==> flow/design.v <==
`timescale 1ns / 1ps
module lookupTable(addrW, addrR, WE, RE, clk, dataIn, dataOut);
input [3:0] addrW, addrR;
input WE, RE, clk;
input [3:0] dataIn;
output reg [3:0] dataOut;
reg [3:0] mem [15:0];
initial
begin
mem[0] = 4'd10;
mem[1] = 4'd9;
mem[2] = 4'd9;
mem[3] = 4'd9;
mem[4] = 4'd9;
mem[5] = 4'd8;
mem[6] = 4'd8;
mem[7] = 4'd7;
mem[8] = 4'd6;
mem[9] = 4'd6;
mem[10] = 4'd5;
mem[11] = 4'd4;
mem[12] = 4'd3;
mem[13] = 4'd2;
mem[14] = 4'd1;
mem[15] = 4'd0;
end
always @(posedge clk)
begin
if (WE)
mem[addrW] <= dataIn;
else if (RE)
dataOut <= mem[addrR];
end
endmodule
Step by step through the tools: lookupTable
Tool output for the design above, in the order of the flow.
Line numbers count from 1 in the design file above.
A cell with - has no value.
- top: lookupTable
- clock port: clk
- standard-cell library: sky130hd
- timing corner: tt_025C_1v80

Elaborated design
Yosys after proc, flatten, opt, wreduce and memory -nomap, before mapping. Enables and synchronous resets that opt folds into registers are not counted as muxes. Memory bits, and registers merged into a memory's read port (data or address), are not among the register bits. Print and check cells are not counted. Equal cells are merged and count once.
Memory sizes are those after Yosys's memory passes, which may raise the word count (mostly to a power of two), join words into wider ones and drop unused or constant bits.
- memories kept: 1
- bits in registers: 0
- output and inout bits at 4
- memory bits (writable): 64
- noted word width x clocked read ports: 4
- input port bits: 15
- noted word-level cells: 6
- memory list (memory ; depth ; bits a word ; rd ports ; write ports ; RTL line ; source):
    mem ; 16 ; 4 ; 1 ; 1 ; 7 ; reg [3:0] mem [15:0];
- muxes and demuxes: 3
- bitwise logic cells: 1
- noted reduce/logical cells: 1
- operator list (operator ; count):
    2-to-1 mux 4 bit ; 2
    AND reduction 2 bit ; 1
    inverter 1 bit ; 1
    2-to-1 mux 1 bit ; 1

Depth
Longest topological path by Yosys (ltp), each cell counted once; first at word level (registers and memories cut), then after technology mapping (sequential cells cut; the memories' decode and read muxes count).
- word-level depth at 2
- ABC_AREA at 0
- gate-level depth with buffers: 5
- depth with buffers taken out at 3

Synthesis result
Source: synth_stat.txt of the flow (Yosys; design flattened, memories mapped). It holds for the ABC_AREA given above (unset counts as 0); a run with the other value may have another netlist.
- cells by type (cell type ; count ; total area (um^2)):
    sky130_fd_sc_hd__edfxtp_1 ; 68 ; 2.04E+03
    sky130_fd_sc_hd__mux4_1 ; 14 ; 367.853
    sky130_fd_sc_hd__nor2_1 ; 13 ; 48.797
    sky130_fd_sc_hd__mux4_2 ; 2 ; 45.043
    sky130_fd_sc_hd__nand3_1 ; 9 ; 45.043
    sky130_fd_sc_hd__a22oi_1 ; 4 ; 30.029
    sky130_fd_sc_hd__buf_12 ; 1 ; 20.019
    sky130_fd_sc_hd__nor3_1 ; 4 ; 20.019
    sky130_fd_sc_hd__nand2_1 ; 5 ; 18.768
    sky130_fd_sc_hd__nor2b_1 ; 3 ; 18.768
    sky130_fd_sc_hd__nand3b_1 ; 2 ; 15.014
    sky130_fd_sc_hd__nand2b_1 ; 2 ; 12.512
    sky130_fd_sc_hd__buf_6 ; 1 ; 11.261
    sky130_fd_sc_hd__or3b_2 ; 1 ; 8.758
    sky130_fd_sc_hd__buf_2 ; 1 ; 5.005
    sky130_fd_sc_hd__clkbuf_1 ; 1 ; 3.754
- standard cells after synthesis: 131
- noted sequential part of the area: 2042.0 um^2
- noted cell area after synthesis: 2712.6 um^2
- flip-flops at 68
- buffer cells at 4

Timing after synthesis
Path of least setup slack by OpenSTA after synthesis, without wires, with an ideal clock, recovery checks aside; 20% of the period is set as input and as output delay. Where synthesis merged equal registers, the netlist keeps one of their names.
- kind: in2reg
- from: in addrR[1]
- to: reg dataOut[1]
- launch time at the first pin: 0.552 ns
- setup slack: 1.002 ns
- external input delay: 0.552 ns
- setup time: 0.261 ns
- buffers on the path at 2
- data required time: 2.499 ns
- stages at 5
- noted period: 2.76 ns
- path delay at 1.205 ns
- noted data arrival time: 1.496 ns
- synthesis period reached: 1.758 ns
"path delay" = arrival - input delay + setup time.
"stages" counts driving pins, that of a launching flip-flop among them; a cell with two outputs on the path counts twice.
"synthesis period reached" = period - worst setup slack (recovery checks aside). The figure is calculated, with input and output delays left at 20% of the set period.
- path through: sky130_fd_sc_hd__clkbuf_1 -> sky130_fd_sc_hd__buf_2 -> sky130_fd_sc_hd__mux4_2 -> sky130_fd_sc_hd__a22oi_1 -> sky130_fd_sc_hd__nand3_1
- RTL lines, path post-synthesis (item ; RTL line ; source):
    start: declaration ; 3 ; input [3:0] addrW, addrR;
    end: declaration ; 6 ; output reg [3:0] dataOut;
Chain of elaborated cells between the ends: none given.

Worst path after layout
Path of least setup slack in the final report of run 1 (OpenROAD, finished layout, wires in). Where an end is a register, its clock arrival counts in the times.
- kind: in2reg
- from: in addrR[0]
- to: reg dataOut[0]
- stages at 5
- setup time: 0.25 ns
- buffers on the path at 2
- data required time: 2.46 ns
- external input delay: 0.47 ns
- launch time at the first pin: 0.47 ns
- setup slack: 0.40 ns
- noted data arrival time: 2.06 ns
- noted period: 2.37 ns
- path through: sky130_fd_sc_hd__clkdlybuf4s50_1 -> sky130_fd_sc_hd__buf_12 -> sky130_fd_sc_hd__mux4_1 -> sky130_fd_sc_hd__a22oi_1 -> sky130_fd_sc_hd__nand3_1
- RTL lines, path post-layout (item ; RTL line ; source):
    start: declaration ; 3 ; input [3:0] addrW, addrR;
    end: declaration ; 6 ; output reg [3:0] dataOut;
Chain of elaborated cells between the ends: none given.

Lab notebook: lookupTable

Below are 2 stored runs of the flow (Yosys, OpenROAD; platform sky130hd) on lookupTable, each with its settings and what was measured, unordered. Constraints: input delay and output delay 20% of the set period each, output load 0.01 pF.
"reached clock period": clock period set for the run, less the worst setup slack. It is reckoned from that one timing run; input and output delays stay at 20% of the period that was set.
"worst setup path time" is the time allowed to the run's worst setup path (the clock period less input and output delay, where it has them) less its slack. Clock arrival times count: a late capture clock shortens it, a late launch clock lengthens it.
By "total design power" is meant OpenSTA's value without simulated activity: inputs other than the clock are taken to toggle once in ten clock periods, and the tool carries that through the logic.

Run 1
Settings were period_ns = 2.37; CAP_MARGIN = 20; CORE_MARGIN = 2; CORE_UTILIZATION = 40; SLEW_MARGIN = 20
- post-synthesis cell area at 2,712.6 um^2
- area inside the die boundary: 7,456.3 um^2
- standard-cell area after routing at 3,236.8 um^2
- noted the utilization in the final report: 0.484
- worst slack on setup checks at 0.397 ns
- noted the final setup TNS: 0.000 ns
- post-route worst hold slack: 0.789 ns
- total design power at 2,490 µW
- noted the reached clock period: 1.973 ns
- worst setup path time at 1.50 ns
- worst path kind: in2reg

Run 2
Settings were period_ns = 1.82; CORE_UTILIZATION = 57; SETUP_SLACK_MARGIN = 0.39; PLACE_DENSITY_LB_ADDON = 0.06; ABC_AREA = 1; SLEW_MARGIN = 30; CAP_MARGIN = 20; CORE_MARGIN = 2
- post-synthesis cell area at 3,045.4 um^2
- area inside the die boundary: 5,943.6 um^2
- standard-cell area after routing at 3,563.4 um^2
- noted the utilization in the final report: 0.693
- worst slack on setup checks at 0.390 ns
- noted the final setup TNS: 0.000 ns
- post-route worst hold slack: 0.680 ns
- total design power at 3,324 µW
- noted the reached clock period: 1.430 ns
- worst setup path time at 1.07 ns
- worst path kind: in2reg
